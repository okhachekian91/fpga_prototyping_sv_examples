==> flow/design.v <==
module fifo_asym # 
(
   parameter DWIDTH = 8,
   parameter AWIDTH = 8
)
(
   input  logic                clk,
   input  logic                rstn,
   input  logic [2*DWIDTH-1:0] din,
   input  logic                w_en,
   output logic [DWIDTH-1:0]   dout,
   input  logic 	       r_en,
   output logic                full,
   output logic                empty
);
   logic [2*DWIDTH-1:0] ram [0:2**AWIDTH-1];
   logic [AWIDTH:0]       wr_ptr;
   logic [AWIDTH+1:0]     rd_ptr;
   always_ff @(posedge clk)
   begin
      if (!rstn)
      begin
         wr_ptr   <= 'b0;
         rd_ptr   <= 'b0;
      end
      else
      begin
         if ((w_en) && (!full))
            wr_ptr      <= wr_ptr + 1;
         if ((r_en) && (!empty))
            rd_ptr     <= rd_ptr + 1;
      end
   end
   always_ff @(posedge clk)
   begin
      if (w_en)
         ram[wr_ptr[AWIDTH-1:0]] <= din;
   end
   assign dout = rd_ptr[0] ? ram[rd_ptr[AWIDTH:1]][2*DWIDTH-1:DWIDTH] :ram[rd_ptr[AWIDTH:1]][DWIDTH-1:0] ;
   assign full  = ((wr_ptr[AWIDTH] != rd_ptr[AWIDTH+1]) && (wr_ptr[AWIDTH-1:0] == rd_ptr[AWIDTH:1])) ? 1'b1 : 1'b0;
   assign empty = ((wr_ptr[AWIDTH] == rd_ptr[AWIDTH+1]) && (wr_ptr[AWIDTH-1:0] == rd_ptr[AWIDTH:1])) ? 1'b1 : 1'b0;
endmodule
## Step by step through the tools: fifo_asym

The steps from the RTL of fifo_asym to its reports follow in flow order.
Line numbers count from 1 in the design file above.
Operators: Yosys type, input widths -> output width; for muxes data width and select width s.
Library cell names are shortened.
The mark -- stands for no value.

| design | value |
|---|---|
| top | fifo_asym |
| clock input | clk |
| cell library | sky130hd |
| corner | tt_025C_1v80 |

## After elaboration

Yosys after proc, flatten, opt, wreduce and memory -nomap, before mapping. Print and check cells are not counted. Equal cells are merged and count once.
Memory sizes are those after Yosys's memory passes, which may raise the word count (mostly to a power of two), join words into wider ones and drop unused or constant bits.

| bit counts | value |
|---|---|
| flip-flop bits (word level) | 19 |
| RAM bits | 4096 |
| input bits | 20 |
| output and inout bits | 10 |
| memories | 1 |
| clocked read ports x word width | 16 |

Memory list:

| memory | words | bits a word | read ports | write ports | line | source |
|---|---|---|---|---|---|---|
| ram | 256 | 16 | 1 | 1 | 16 | `logic [2*DWIDTH-1:0] ram [0:2**AWIDTH-1];` |

| cells by class | value |
|---|---|
| add/sub/neg operators | 2 |
| reduce/logical cells | 6 |
| muxes and demuxes | 8 |
| equal/unequal tests | 3 |

Operators with widths:

| operator | count |
|---|---|
| $mux 8 | 4 |
| $mux 16 | 1 |
| $add 10x1->10 const B | 1 |
| $add 9x1->9 const B | 1 |
| $eq 8x8->1 | 1 |
| $logic_and 1x1->1 | 4 |
| $mux 1 | 3 |
| $logic_not 1->1 | 2 |
| $eq 1x1->1 | 1 |
| $ne 1x1->1 | 1 |

## Logic depth

Depth = most cells in a row (Yosys ltp): at word level without a register or memory, in the mapped netlist without a sequential cell, where the memories' decode and read muxes count.

| logic depth | value |
|---|---|
| depth after elaboration | 7 |
| ABC_AREA | 1 |
| gate-level depth with buffers | 15 |
| mapped depth without buffers | 13 |

## Mapped cells and area

Yosys stat after the flow's synthesis: flattened, memories mapped to cells. It holds for the ABC_AREA given above (unset counts as 0); a run with the other value may have another netlist.

| synthesis totals | value |
|---|---|
| cell area after synthesis | 166076.8 µm² |
| standard cells after synthesis | 13716 |
| flip-flops | 4123 |
| buffers | 940 |

Cells by type:

| type | count | area in all (µm²) |
|---|---|---|
| edfxtp_1 | 4096 | 1.23E+05 |
| nand3_1 | 4090 | 2.05E+04 |
| nand2_1 | 4161 | 1.56E+04 |
| buf_2 | 577 | 2887.77 |
| nor2_1 | 283 | 1.06E+03 |
| buf_4 | 107 | 803.27 |
| clkbuf_1 | 150 | 563.04 |
| dfxtp_1 | 27 | 540.518 |
| buf_1 | 89 | 334.07 |
| inv_1 | 53 | 198.941 |
| buf_6 | 15 | 168.912 |
| a21oi_1 | 15 | 75.072 |
| xnor2_1 | 8 | 70.067 |
| ha_1 | 5 | 62.56 |
| o21ai_0 | 11 | 55.053 |
| nor3_1 | 10 | 50.048 |
| inv_2 | 5 | 18.768 |
| buf_8 | 1 | 15.014 |

Not listed: further types 9, cells in them 13.

## Worst setup path after synthesis

Source: OpenSTA report_checks on the synthesized netlist (no wires, ideal clock, input and output delay 20% of the period each), path of least setup slack; recovery checks are left aside. Register names are those of the netlist, which keeps one name where synthesis merged equal registers.

| timing after synthesis | value |
|---|---|
| path kind | input to register |
| start | input w_en |
| end | memory ram[103][0] |
| driving pins on the path | 5 |
| path slack | 0.303 ns |
| setup time | 0.388 ns |
| delay of the path | 2.017 ns |
| data required time | 2.512 ns |
| period | 2.9 ns |
| input delay | 0.580 ns |
| arrival | 2.209 ns |
| synthesis period reached | 2.597 ns |

"delay of the path" = arrival - input delay + setup time.
"driving pins on the path" counts driving pins, that of a launching flip-flop among them; a cell with two outputs on the path counts twice.
"synthesis period reached" is the clock period less the worst setup slack; recovery checks do not enter. This is arithmetic on one report: input and output delays are still those of the set period (20% each).
Between the ends stands the longest chain of elaborated cells between them, by number of cells; it is not shown to be the way that was timed. Of several equally long chains one is given.
Each line given opens the expression or statement behind the cell; cells for indexed reads and writes are added by Yosys, which also makes memories of some case tables.
Only ways into the end's enable, where the timed path ends, are counted here.

| between the ends, after synthesis | value |
|---|---|
| path through | clkbuf_1 clkbuf_1 nand2_1 clkbuf_1 nor2_1 |
| length of the longest elaborated chain | 1 |
| elaborated cells on any way between the ends | 2 |
| RTL lines with such cells | 1 |
| classes of those cells | mux (2) |

RTL lines, path after synthesis:

| element | line | source |
|---|---|---|
| start, declared | 10 | `input  logic                w_en,` |
| $mux 8 | 36 | `if (w_en)` |
| end, declared | 16 | `logic [2*DWIDTH-1:0] ram [0:2**AWIDTH-1];` |

## Timing after layout

From the final timing report of stored run 1: the path of least setup slack in the routed layout; clock arrival at registers is part of the times.

| timing post-layout | value |
|---|---|
| path kind | register to output |
| start | register (name not given) |
| end | output dout[7] |
| driving pins on the path | 12 |
| data required time | 3.95 ns |
| arrival | 4.08 ns |
| path slack | -0.12 ns |
| period | 4.94 ns |

| between the ends, post-layout | value |
|---|---|
| path through | dfxtp_4 inv_12 buf_16 nand3_1 nand3_2 nand3_4 nand3_4 nand3_4 nand3_4 nand2_4 buf_12 buf_12 |

RTL lines, path post-layout:

| element | line | source |
|---|---|---|
| end, declared | 11 | `output logic [DWIDTH-1:0]   dout,` |

Chain of elaborated cells between the ends: none given.

Flow measurements of fifo_asym on sky130hd: 2 stored runs with different settings, listed in no order. Input and output delays are each 20% of the period that was set; the output load is 0.01 pF.
"clock period achieved" = clock period - worst setup slack. The figure is calculated, with input and output delays left at 20% of the set period.
"time on the worst setup path" means the part of the period allowed to the worst setup path (the constraints hold back 20% at inputs and 20% at outputs) less its slack; where the path has registers, the arrival times of their clocks count too.
"total design power" rests on the timing tool's default activity at the inputs, not on a simulated workload.
Among the settings, . means not set for that run.
Among the results, . means that no value is shown for the run.

| run | period_ns | CORE_UTILIZATION | SETUP_SLACK_MARGIN | PLACE_DENSITY | HOLD_SLACK_MARGIN | CORE_ASPECT_RATIO | CELL_PAD_IN_SITES_GLOBAL_PLACEMENT | CELL_PAD_IN_SITES_DETAIL_PLACEMENT | ABC_AREA | MIN_ROUTING_LAYER | MAX_ROUTING_LAYER | CAP_MARGIN | CORE_MARGIN | SLEW_MARGIN | PLACE_DENSITY_LB_ADDON | TNS_END_PERCENT | GPL_TIMING_DRIVEN | CTS_CLUSTER_DIAMETER | synthesis area (µm²) | lowest hold slack (ns) | utilization (%) | die outline area (µm²) | total design power (W) | time on the worst setup path (ns) | worst setup path type | setup slack of the worst path (ns) | clock period achieved (ns) | total negative setup slack (ns) | standard-cell area after layout (µm²) |
|---|---|---|---|---|---|---|---|---|---|---|---|---|---|---|---|---|---|---|---|---|---|---|---|---|---|---|---|---|---|
| stored run 1 | 4.94 | 26 | 1.19 | 0.44 | 0.26 | 0.74 | 0 | 2 | 1 | met1 | met5 | 20 | 2 | 20 | . | . | . | . | 166076.8 | 0.394 | 31.6 | 645235.0 | 0.079542 | 4.08 | register to output | -0.125 | 5.065 | -0.635 | 201463.0 |
| stored run 2 | 3.57 | 59 | -0.25 | . | . | . | . | 2 | . | . | . | 30 | 2 | 20 | 0.07 | 100 | 0 | 325 | . | . | . | . | . | . | . | . | . | . | . |

Stored run 2: did not finish, placement stopped with DPL-0033
